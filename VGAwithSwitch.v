==> flow/design.v <==
module VGAwithSwitch(clk, rst, push, switch,	hsync, vsync, rgb);
input clk, rst;
input [3:0]push; 
input [2:0] switch;
output hsync, vsync;
output [2:0] rgb;
wire video_on;
wire [9:0] pixel_x, pixel_y;
vgaSync vgaSync(.clk(clk), .rst(rst), .hsync(hsync), .vsync(vsync), .video_on(video_on), .p_tick(), .pixel_x(pixel_x), .pixel_y(pixel_y));
pixelGeneration pixelGeneration(.clk(clk), .rst(rst), .push(push), .switch(switch), .pixel_x(pixel_x), .pixel_y(pixel_y), .video_on(video_on), .rgb(rgb));
endmodule
`timescale 1ns / 1ps
module pixelGeneration(clk, rst, push, switch, pixel_x, pixel_y, video_on, rgb);
input clk, rst;
input [3:0] push;
input [2:0] switch;
input [9:0] pixel_x, pixel_y;
input video_on;
output reg [2:0] rgb;
wire square_on, refr_tick;
localparam MAX_X = 640;
localparam MAX_Y = 480;
localparam SQUARE_SIZE = 40;
localparam SQUARE_VEL = 5;
wire [9:0] square_x_left, square_x_right, square_y_top, square_y_bottom;
reg [9:0] square_y_reg, square_y_next;
reg [9:0] square_x_reg, square_x_next;
always @(posedge clk) begin
	if(rst) begin
		square_y_reg <= 240;
		square_x_reg <= 320;
	end
	else begin
		square_y_reg <= square_y_next;
		square_x_reg <= square_x_next;
	end
end
assign refr_tick = (pixel_y ==481) && (pixel_x ==0);
assign square_y_top = square_y_reg;
assign square_x_left = square_x_reg;
assign square_y_bottom = square_y_top + SQUARE_SIZE - 1;
assign square_x_right = square_x_left + SQUARE_SIZE - 1;
always @(*) begin
	rgb = 3'b000;
	if(video_on) begin
		if(square_on)
			rgb = switch;
		else
			rgb = 3'b110;
	end
end
assign square_on = ((pixel_x > square_x_left) && (pixel_x < square_x_right)) && ((pixel_y > square_y_top) && (pixel_y < square_y_bottom));
always @(*) begin
	square_y_next = square_y_reg;
	square_x_next = square_x_reg;
	if(refr_tick) begin
		if (push[0] && (square_x_right < MAX_X - 1)) begin  
			square_x_next = square_x_reg + SQUARE_VEL;  
		end 
		else if (push[1] && (square_x_left > 1 )) begin
			square_x_next = square_x_reg - SQUARE_VEL;  
		end
		else if (push[2] && (square_y_bottom < MAX_Y - 1 )) begin
			square_y_next = square_y_reg + SQUARE_VEL;  
		end
		else if (push[3] && (square_y_top > 1)) begin
			square_y_next = square_y_reg - SQUARE_VEL;  
		end
	end
end
endmodule
module vgaSync(clk, rst, hsync, vsync, video_on, p_tick, pixel_x, pixel_y);
input clk, rst;
output hsync, vsync, video_on, p_tick;
output [9:0] pixel_x, pixel_y;
parameter HD = 640;  
parameter HF = 48;  
parameter HB = 16;  
parameter HR = 96;  
parameter VD = 480;  
parameter VF = 10;  
parameter VB = 33;  
parameter VR = 2;  
reg mod2;
wire mod2Next;
reg [9:0] h_count, h_countNext;
reg [9:0] v_count, v_countNext;
reg v_sync, h_sync;
wire v_syncNext, h_syncNext;
wire h_end, v_end, pixel_tick;
always @(posedge clk) begin
		mod2 <= #1 mod2Next;
		v_count <= #1 v_countNext;
		h_count <= #1 h_countNext;
		v_sync <= #1 v_syncNext;
		h_sync <= #1 h_syncNext;
end
assign mod2Next = rst ? 0 : ~mod2;
assign pixel_tick = mod2;
assign h_end = (h_count == (HD+HF+HB+HR-1));
assign v_end = (v_count == (VD+VF+VB+VR-1));
always @(*) begin
	h_countNext = h_count;
	if(rst)
		h_countNext = 0;
	else if(pixel_tick)  
		if(h_end)
			h_countNext = 0;
		else
			h_countNext = h_count + 1;
end
always @(*) begin
	v_countNext = v_count;
	if(rst)
		v_countNext = 0;
	else if(pixel_tick & h_end)
		if(v_end)
			v_countNext = 0;
		else
			v_countNext = v_count + 1;
end
assign h_syncNext = rst ? 0 : (h_count >= (HD+HB) && h_count <= (HD+HB+HR-1));
assign v_syncNext = rst ? 0 : (v_count >= (VD+VB) && v_count <= (VD+VB+VR-1));
assign video_on = (h_count < HD) && (v_count < VD);
assign hsync = h_sync;
assign vsync = v_sync;
assign p_tick = mod2;
assign pixel_x = h_count;
assign pixel_y = v_count;
endmodule
Tool chain data of VGAwithSwitch

The steps from the RTL of VGAwithSwitch to its reports follow in flow order.
Line numbers count from 1 in the design file above.
Operators: Yosys type, input widths -> output width; for muxes data width and select width s.
Not given: n/a

Top: VGAwithSwitch
Clock input: clk
Cell library: sky130hd
Library corner: tt_025C_1v80

Word level

Counts by Yosys on the flattened word-level netlist (proc, flatten, opt, wreduce; memories kept). Register bits leave out memories and registers merged into their read ports (data or address). Print and check cells are left out. Cells with the same type and inputs are merged into one.

Bits in registers: 43
Input port bits: 9

Add/subtract/negate cells: 10
Order comparisons: 14
Equal/unequal tests: 3
Multiplexer cells: 8
Bitwise logic cells: 4
Reduce/logical cells: 16

Operator list:

| operator              | number |
| $mux 10               | 6 |
| $add 10x1->10 const B | 2 |
| $sub 10x1->10 const B | 2 |
| $gt 10x1->1 const B   | 2 |
| $gt 10x10->1          | 2 |
| $lt 10x10->1          | 2 |
| $ge 10x10->1 const B  | 2 |
| $le 10x10->1 const B  | 2 |
| $lt 10x10->1 const B  | 2 |
| $eq 10x10->1 const B  | 2 |
| $add 10x3->10 const B | 2 |
| $sub 10x3->10 const B | 2 |
| $add 10x6->10 const B | 2 |
| $lt 10x9->1 const B   | 2 |
| $logic_and 1x1->1     | 11 |
| $eq 10x9->1 const B   | 1 |
| $logic_not 10->1      | 1 |
| $mux 3                | 2 |
| $reduce_bool 2->1     | 2 |
| $reduce_and 4->1      | 1 |
| $not 1->1             | 3 |
| $reduce_and 2->1      | 1 |
| $and 1x1->1           | 1 |

Logic depth

Longest topological path by Yosys (ltp), each cell counted once; first at word level (registers and memories cut), then after technology mapping (sequential cells cut; the memories' decode and read muxes count).

Depth after elaboration: 7
ABC_AREA: 1
Depth in mapped cells: 24
Depth with buffers taken out: 24

Synthesis result

Source: synth_stat.txt of the flow (Yosys; design flattened, memories mapped). It holds for the ABC_AREA given above (unset counts as 0); a run with the other value may have another netlist.

Cells in the netlist: 614
Cell area after synthesis: 4181.5 sq um
Flip-flop cells: 43

Cells by type:

| cell type                 | number | area in all (sq um) |
| sky130_fd_sc_hd__dfxtp_1  | 43     | 860.826 |
| sky130_fd_sc_hd__ha_1     | 66     | 825.792 |
| sky130_fd_sc_hd__nand2_1  | 119    | 446.678 |
| sky130_fd_sc_hd__a21oi_1  | 55     | 275.264 |
| sky130_fd_sc_hd__inv_1    | 71     | 266.506 |
| sky130_fd_sc_hd__nor2_1   | 65     | 243.984 |
| sky130_fd_sc_hd__nand3_1  | 28     | 140.134 |
| sky130_fd_sc_hd__o21ai_0  | 25     | 125.12 |
| sky130_fd_sc_hd__xor2_1   | 11     | 96.342 |
| sky130_fd_sc_hd__nor3_1   | 19     | 95.091 |
| sky130_fd_sc_hd__nand4_1  | 13     | 81.328 |
| sky130_fd_sc_hd__o21ai_1  | 13     | 65.062 |
| sky130_fd_sc_hd__o211ai_1 | 8      | 60.058 |
| sky130_fd_sc_hd__nand2_2  | 9      | 56.304 |
| sky130_fd_sc_hd__nand2_4  | 5      | 56.304 |
| sky130_fd_sc_hd__nor4_1   | 9      | 56.304 |
| sky130_fd_sc_hd__xnor2_1  | 6      | 52.55 |
| sky130_fd_sc_hd__inv_2    | 11     | 41.29 |

Not listed: further types 20, cells in them 38.

Worst setup path after synthesis

Path of least setup slack by OpenSTA after synthesis, without wires, with an ideal clock, recovery checks aside; 20% of the period is set as input and as output delay. Where synthesis merged equal registers, the netlist keeps one of their names.

Path kind: flip-flop to output port
From: register pixelGeneration.square_y_reg[0]
To: output port rgb[1]
Clock period: 5840 ps
External output delay: 1168 ps
Launch time at the first pin: 0 ps
Arrival: 2208 ps
Required time: 4672 ps
Setup slack: 2464 ps
Path delay: 2208 ps
Stages: 18
Period reached after synthesis: 3376 ps

"path delay" is the arrival time less input delay plus setup time.
At an output port there is no setup time.
"stages" counts driving pins, that of a launching flip-flop among them; a cell with two outputs on the path counts twice.
"period reached after synthesis" is the clock period less the worst setup slack; recovery checks do not enter. This is arithmetic on one report: input and output delays are still those of the set period (20% each).
Between the ends stands the longest chain of elaborated cells between them, by number of cells; it is not shown to be the way that was timed. Of several equally long chains one is given.
Each line given opens the expression or statement behind the cell; cells for indexed reads and writes are added by Yosys, which also makes memories of some case tables.

Cells stage by stage: sky130_fd_sc_hd__dfxtp_1 sky130_fd_sc_hd__inv_2 sky130_fd_sc_hd__ha_1 sky130_fd_sc_hd__nand2_1 sky130_fd_sc_hd__nand2_1 sky130_fd_sc_hd__nand2_1 sky130_fd_sc_hd__nand2_1 sky130_fd_sc_hd__nor2_1 sky130_fd_sc_hd__xor2_1 sky130_fd_sc_hd__ha_1 sky130_fd_sc_hd__nand2_1 sky130_fd_sc_hd__nor2_1 sky130_fd_sc_hd__o211ai_1 sky130_fd_sc_hd__o2111ai_1 sky130_fd_sc_hd__nor2_1 sky130_fd_sc_hd__nand2_1 sky130_fd_sc_hd__o21ai_0 sky130_fd_sc_hd__inv_1
Length of the longest elaborated chain: 7
Elaborated cells between the ends (all ways): 8
Source lines of those cells: 4
Those cells by class: add/sub (2); compare (2); mux (2); reduce/logical (2)

RTL lines, path after synthesis:

| what                           | line | RTL |
| start, declared                | 26   | `reg [9:0] square_y_reg, square_y_next;` |
| start, assigned                | 30   | `square_y_reg <= 240;` |
| start, assigned                | 34   | `square_y_reg <= square_y_next;` |
| $add 10x6->10                  | 41   | `assign square_y_bottom = square_y_top + SQUARE_SIZE - 1;` |
| $sub 10x1->10                  | 41   |  |
| $lt 10x10->1                   | 52   | `assign square_on = ((pixel_x > square_x_left) && (pixel_x < square_x_right)) && ((pixel_y > square_y_top) && ( ...` |
| $logic_and 1x1->1 (2 in a row) | 52   |  |
| $mux 3                         | 46   | `if(square_on)` |
| $mux 3                         | 45   | `if(video_on) begin` |
| end, declared                  | 6    | `output [2:0] rgb;` |

Timing after layout

Path of least setup slack in the final report of stored run 1 (OpenROAD, finished layout, wires in). Where an end is a register, its clock arrival counts in the times.
The report prints the path's times to 10 ps; the period is as set.

Path kind: flip-flop to output port
From: register pixelGeneration.square_y_reg[1]
To: output port rgb[1]
Clock period: 3240 ps
External output delay: 650 ps
Launch time at the first pin: 310 ps
Arrival: 2690 ps
Required time: 2590 ps
Setup slack: -90 ps
Stages: 19

Between the ends stands the longest chain of elaborated cells between them, by number of cells; it is not shown to be the way that was timed. Of several equally long chains one is given.

Cells stage by stage: sky130_fd_sc_hd__dfxtp_2 sky130_fd_sc_hd__inv_2 sky130_fd_sc_hd__ha_4 sky130_fd_sc_hd__nand2_4 sky130_fd_sc_hd__nand2_4 sky130_fd_sc_hd__nand2_2 sky130_fd_sc_hd__nand2_2 sky130_fd_sc_hd__nor2_2 sky130_fd_sc_hd__xor2_1 sky130_fd_sc_hd__ha_1 sky130_fd_sc_hd__nand2_2 sky130_fd_sc_hd__nor2_2 sky130_fd_sc_hd__o211ai_1 sky130_fd_sc_hd__o2111ai_2 sky130_fd_sc_hd__nor2_2 sky130_fd_sc_hd__nand2_2 sky130_fd_sc_hd__o21ai_2 sky130_fd_sc_hd__inv_1 sky130_fd_sc_hd__buf_6
Length of the longest elaborated chain: 7
Elaborated cells between the ends (all ways): 8
Source lines of those cells: 4
Those cells by class: add/sub (2); compare (2); mux (2); reduce/logical (2)

RTL lines, path after layout:

| what                           | line | RTL |
| start, declared                | 26   | `reg [9:0] square_y_reg, square_y_next;` |
| start, assigned                | 30   | `square_y_reg <= 240;` |
| start, assigned                | 34   | `square_y_reg <= square_y_next;` |
| $add 10x6->10                  | 41   | `assign square_y_bottom = square_y_top + SQUARE_SIZE - 1;` |
| $sub 10x1->10                  | 41   |  |
| $lt 10x10->1                   | 52   | `assign square_on = ((pixel_x > square_x_left) && (pixel_x < square_x_right)) && ((pixel_y > square_y_top) && ( ...` |
| $logic_and 1x1->1 (2 in a row) | 52   |  |
| $mux 3                         | 46   | `if(square_on)` |
| $mux 3                         | 45   | `if(video_on) begin` |
| end, declared                  | 6    | `output [2:0] rgb;` |

Add stored flow runs of VGAwithSwitch

Below are 2 stored runs of the flow (Yosys, OpenROAD; platform sky130hd) on VGAwithSwitch, each with its settings and what was measured, unordered. Constraints: input delay and output delay 20% of the set period each, output load 0.01 pF.
"reached clock period": clock period set for the run, less the worst setup slack. It is reckoned from that one timing run; input and output delays stay at 20% of the period that was set.
By "critical setup path time" is meant the share of the clock period that the worst setup path is allowed (20% is reserved at inputs, 20% at outputs), minus its slack. Clock arrival times at its registers enter into it.
"critical setup path time" is known to 10 ps.
A setting shown as n/a is not set for that run.
Results: n/a = not shown.

| item                                     | stored run 1             | stored run 2 |
| period_ns                                | 3.24                     | 5.43         |
| CORE_UTILIZATION                         | 27                       | 45           |
| SETUP_SLACK_MARGIN                       | 0.29                     | 1.37         |
| PLACE_DENSITY_LB_ADDON                   | 0.13                     | n/a          |
| CELL_PAD_IN_SITES_DETAIL_PLACEMENT       | 2                        | 2            |
| ABC_AREA                                 | 1                        | n/a          |
| GPL_ROUTABILITY_DRIVEN                   | 1                        | n/a          |
| CTS_CLUSTER_DIAMETER                     | 85                       | n/a          |
| SLEW_MARGIN                              | 10                       | 20           |
| MIN_ROUTING_LAYER                        | met2                     | met2         |
| MAX_ROUTING_LAYER                        | met5                     | n/a          |
| CAP_MARGIN                               | 20                       | 20           |
| CORE_MARGIN                              | 2                        | 2            |
| CORE_ASPECT_RATIO                        | n/a                      | 1.18         |
| TNS_END_PERCENT                          | n/a                      | 5            |
| GPL_TIMING_DRIVEN                        | n/a                      | 0            |
| standard-cell area after layout (sq um)  | 5565.3                   | n/a          |
| die area (sq um)                         | 16498.1                  | n/a          |
| critical setup path time (ps)            | 2690                     | n/a          |
| critical path type                       | flip-flop to output port | n/a          |
| reached clock period (ps)                | 3334                     | n/a          |
| setup total negative slack (ps)          | -259                     | n/a          |
| smallest setup slack (ps)                | -94                      | n/a          |
| worst-case hold slack (ps)               | 494                      | n/a          |
| mapped cell area after synthesis (sq um) | 4181.5                   | n/a          |

Stored run 2: not finished: routing ended with error DPL-0033
